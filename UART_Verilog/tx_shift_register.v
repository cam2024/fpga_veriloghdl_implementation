==> flow/design.v <==
module tx_shift_register(
	input clk,  
	input preset,  
	input [11:0] data_frame,  
	input load,  
	input shift,  
	output tx  
);
	reg [11:0] shift_register = 12'hFFF;  
	always @(posedge clk)
		begin
			if(!preset)
				begin
					shift_register <= 12'hFFF;  
				end
			else
				begin
					if(load)
						begin
							shift_register <= data_frame;  
						end
					if(shift)
						begin
							shift_register <= {1'b1, shift_register[11:1]};  
						end
				end	
		end
	assign tx = shift_register[0];  
endmodule
# From RTL to reports: tx_shift_register
# Tool output for the design above, in the order of the flow.
# Lines are those of the file above, counted from 1.
# The mark n/a stands for no value.
# inputs
top,tx_shift_register
clk_port,clk
cell_library,sky130hd
corner,tt_025C_1v80

# After elaboration
# Counts by Yosys on the flattened word-level netlist (proc, flatten, opt, wreduce; memories kept). Register bits leave out memories and registers merged into their read ports (data or address). Print and check cells are left out. Cells with the same type and inputs are merged into one.
# op_classes
mux,2
reduce_and_logical,2
bitwise,1
# op_table
cell,n
2-to-1 mux 11 bit,2
nonzero test 2 bit,1
OR reduction 2 bit,1
NOT 1 bit,1
# word_totals
out_inout_bits,1
in_bits,16
ff_bits,12
elab_cells,7

# Longest topological paths
# Yosys ltp: most cells in a row. Word level: on the elaborated netlist, between registers, memories and ports. Mapped: between sequential cells and ports; inverters and the memories' decode and read muxes count.
# depth
ltp_word,2
abc_area,0
depth_mapped,3
depth_no_buf,2

# Mapped cells and area
# The flow's flattened synthesis, as Yosys stat reports it; memories are mapped. The netlist is that of the ABC_AREA named above (0 if unset); the other value can give another one.
# Totals and module areas in this step are rounded.
# mapped
synth_area_um2,546
cell_count,52
ffs,12
# by_type
cell_type,n,area_total_um2
sky130_fd_sc_hd__dfxtp_1,12,240.23
sky130_fd_sc_hd__mux2i_1,12,120.115
sky130_fd_sc_hd__and3b_1,11,96.342
sky130_fd_sc_hd__a21oi_1,11,55.053
sky130_fd_sc_hd__buf_6,1,11.261
sky130_fd_sc_hd__clkbuf_1,2,7.507
sky130_fd_sc_hd__nor2b_1,1,6.256
sky130_fd_sc_hd__buf_2,1,5.005
sky130_fd_sc_hd__nand2_1,1,3.754

# Worst setup path after synthesis
# Path of least setup slack by OpenSTA after synthesis, without wires, with an ideal clock, recovery checks aside; 20% of the period is set as input and as output delay. Where synthesis merged equal registers, the netlist keeps one of their names.
# synth_path
path_type,input-to-reg
start,in preset
end,reg shift_register[0]
setup_ns,0.122
path_delay_ns,0.549
path_buffers,1
arrival_time_ns,0.707
stages,3
period_ns,1.4
setup_slack_ns,0.572
t_first_pin_ns,0.280
synth_period_reached_ns,0.828
# "path_delay_ns" is the arrival time less input delay plus setup time.
# "stages": output pins that drive a net of the path, with the launching flip-flop's if there is one; two outputs of one cell count as two.
# "synth_period_reached_ns" = period - worst setup slack (recovery checks aside). The figure is calculated, with input and output delays left at 20% of the set period.
# A register here has more assigning lines than the two given.
# synth_via
path_cell_list,sky130_fd_sc_hd__nor2b_1 -> sky130_fd_sc_hd__buf_2 -> sky130_fd_sc_hd__a21oi_1
# synth_rtl
element,line_no,text
from (decl),3,"input preset,"
to (assign),20,shift_register <= data_frame;
to (assign),24,"shift_register <= {1'b1, shift_register[11:1]};"
to (decl),9,reg [11:0] shift_register = 12'hFFF;
# Chain of elaborated cells between the ends: none given.

# Path in the finished layout
# From the final timing report of run A: the path of least setup slack in the routed layout; clock arrival at registers is part of the times.
# layout_path
path_type,reg-to-output
start,reg shift_register[0]
end,out tx
path_buffers,1
arrival_time_ns,0.71
period_ns,0.811
setup_slack_ns,-0.06
t_first_pin_ns,0.27
stages,2
# A register here has more assigning lines than the two given.
# layout_via
path_cell_list,sky130_fd_sc_hd__dfxtp_2 -> sky130_fd_sc_hd__buf_6
elab_chain_len,0
cone_cells,0
# layout_rtl
element,line_no,text
from (decl),9,reg [11:0] shift_register = 12'hFFF;
from (assign),20,shift_register <= data_frame;
from (assign),24,"shift_register <= {1'b1, shift_register[11:1]};"
to (decl),7,output tx

==> runs of tx_shift_register <==
Below are 2 stored runs of the flow (Yosys, OpenROAD; platform sky130hd) on tx_shift_register, each with its settings and what was measured, unordered. Constraints: input delay and output delay 20% of the set period each, output load 0.01 pF.
"timing.achieved_period_ns": clock period set for the run, less the worst setup slack. It is reckoned from that one timing run; input and output delays stay at 20% of the period that was set.
"worst_setup_path_time_ns" means the part of the period allowed to the worst setup path (the constraints hold back 20% at inputs and 20% at outputs) less its slack; where the path has registers, the arrival times of their clocks count too.
Results are given in rounded form.

Run A, flow files:
==> flow/run.sh <==
#!/bin/bash
# the make line also repeats the synthesis and layout settings of config.mk as NAME=value (left out here)
make -C /OpenROAD-flow-scripts/flow DESIGN_CONFIG=/design/flow/config.mk WORK_HOME=/design/flow/orfs CLKGATE_MAP_FILE= finish
==> flow/config.mk <==
export PLATFORM = sky130hd
export DESIGN_NAME = tx_shift_register
export DESIGN_NICKNAME = tx_shift_register
export VERILOG_FILES = /design/flow/design.v
export SDC_FILE = /design/flow/constraint.sdc
export NUM_CORES = 4
export LEC_CHECK = 0
export CAP_MARGIN = 20
export CORE_MARGIN = 2
export CORE_UTILIZATION = 22
export SLEW_MARGIN = 20
==> flow/constraint.sdc <==
create_clock -name core_clock -period 0.811 [get_ports {clk}]
set_input_delay 0.1622 -clock core_clock [delete_from_list [all_inputs] [get_ports {clk}]]
set_output_delay 0.1622 -clock core_clock [all_outputs]
set_load 0.01 [all_outputs]

==> results of run A, as CSV <==
result,value
final_die_area_um2,2890
timing.achieved_period_ns,0.874
fin_util_frac,0.364
worst_setup_path_time_ns,0.71
timing.worst_path_kind,"reg-to-output"
finish.stdcell_area_um2,877
synthArea_um2,546
ws_setup_ns,-0.063
tns_ns,-0.063

Run B, flow files:
==> flow/run.sh <==
#!/bin/bash
# the make line also repeats the synthesis and layout settings of config.mk as NAME=value (left out here)
make -C /OpenROAD-flow-scripts/flow DESIGN_CONFIG=/design/flow/config.mk WORK_HOME=/design/flow/orfs CLKGATE_MAP_FILE= finish
==> flow/config.mk <==
export PLATFORM = sky130hd
export DESIGN_NAME = tx_shift_register
export DESIGN_NICKNAME = tx_shift_register
export VERILOG_FILES = /design/flow/design.v
export SDC_FILE = /design/flow/constraint.sdc
export NUM_CORES = 4
export LEC_CHECK = 0
export CAP_MARGIN = 20
export CELL_PAD_IN_SITES_GLOBAL_PLACEMENT = 1
export CORE_ASPECT_RATIO = 0.54
export CORE_MARGIN = 2
export CORE_UTILIZATION = 71
export CTS_CLUSTER_DIAMETER = 269
export GPL_ROUTABILITY_DRIVEN = 1
export GPL_TIMING_DRIVEN = 0
export MAX_ROUTING_LAYER = met5
export SETUP_SLACK_MARGIN = 0.3
export SLEW_MARGIN = 20
==> flow/constraint.sdc <==
create_clock -name core_clock -period 1.07 [get_ports {clk}]
set_input_delay 0.2140 -clock core_clock [delete_from_list [all_inputs] [get_ports {clk}]]
set_output_delay 0.2140 -clock core_clock [all_outputs]
set_load 0.01 [all_outputs]

Run B: stopped before the end: floorplanning reported PDN-0185
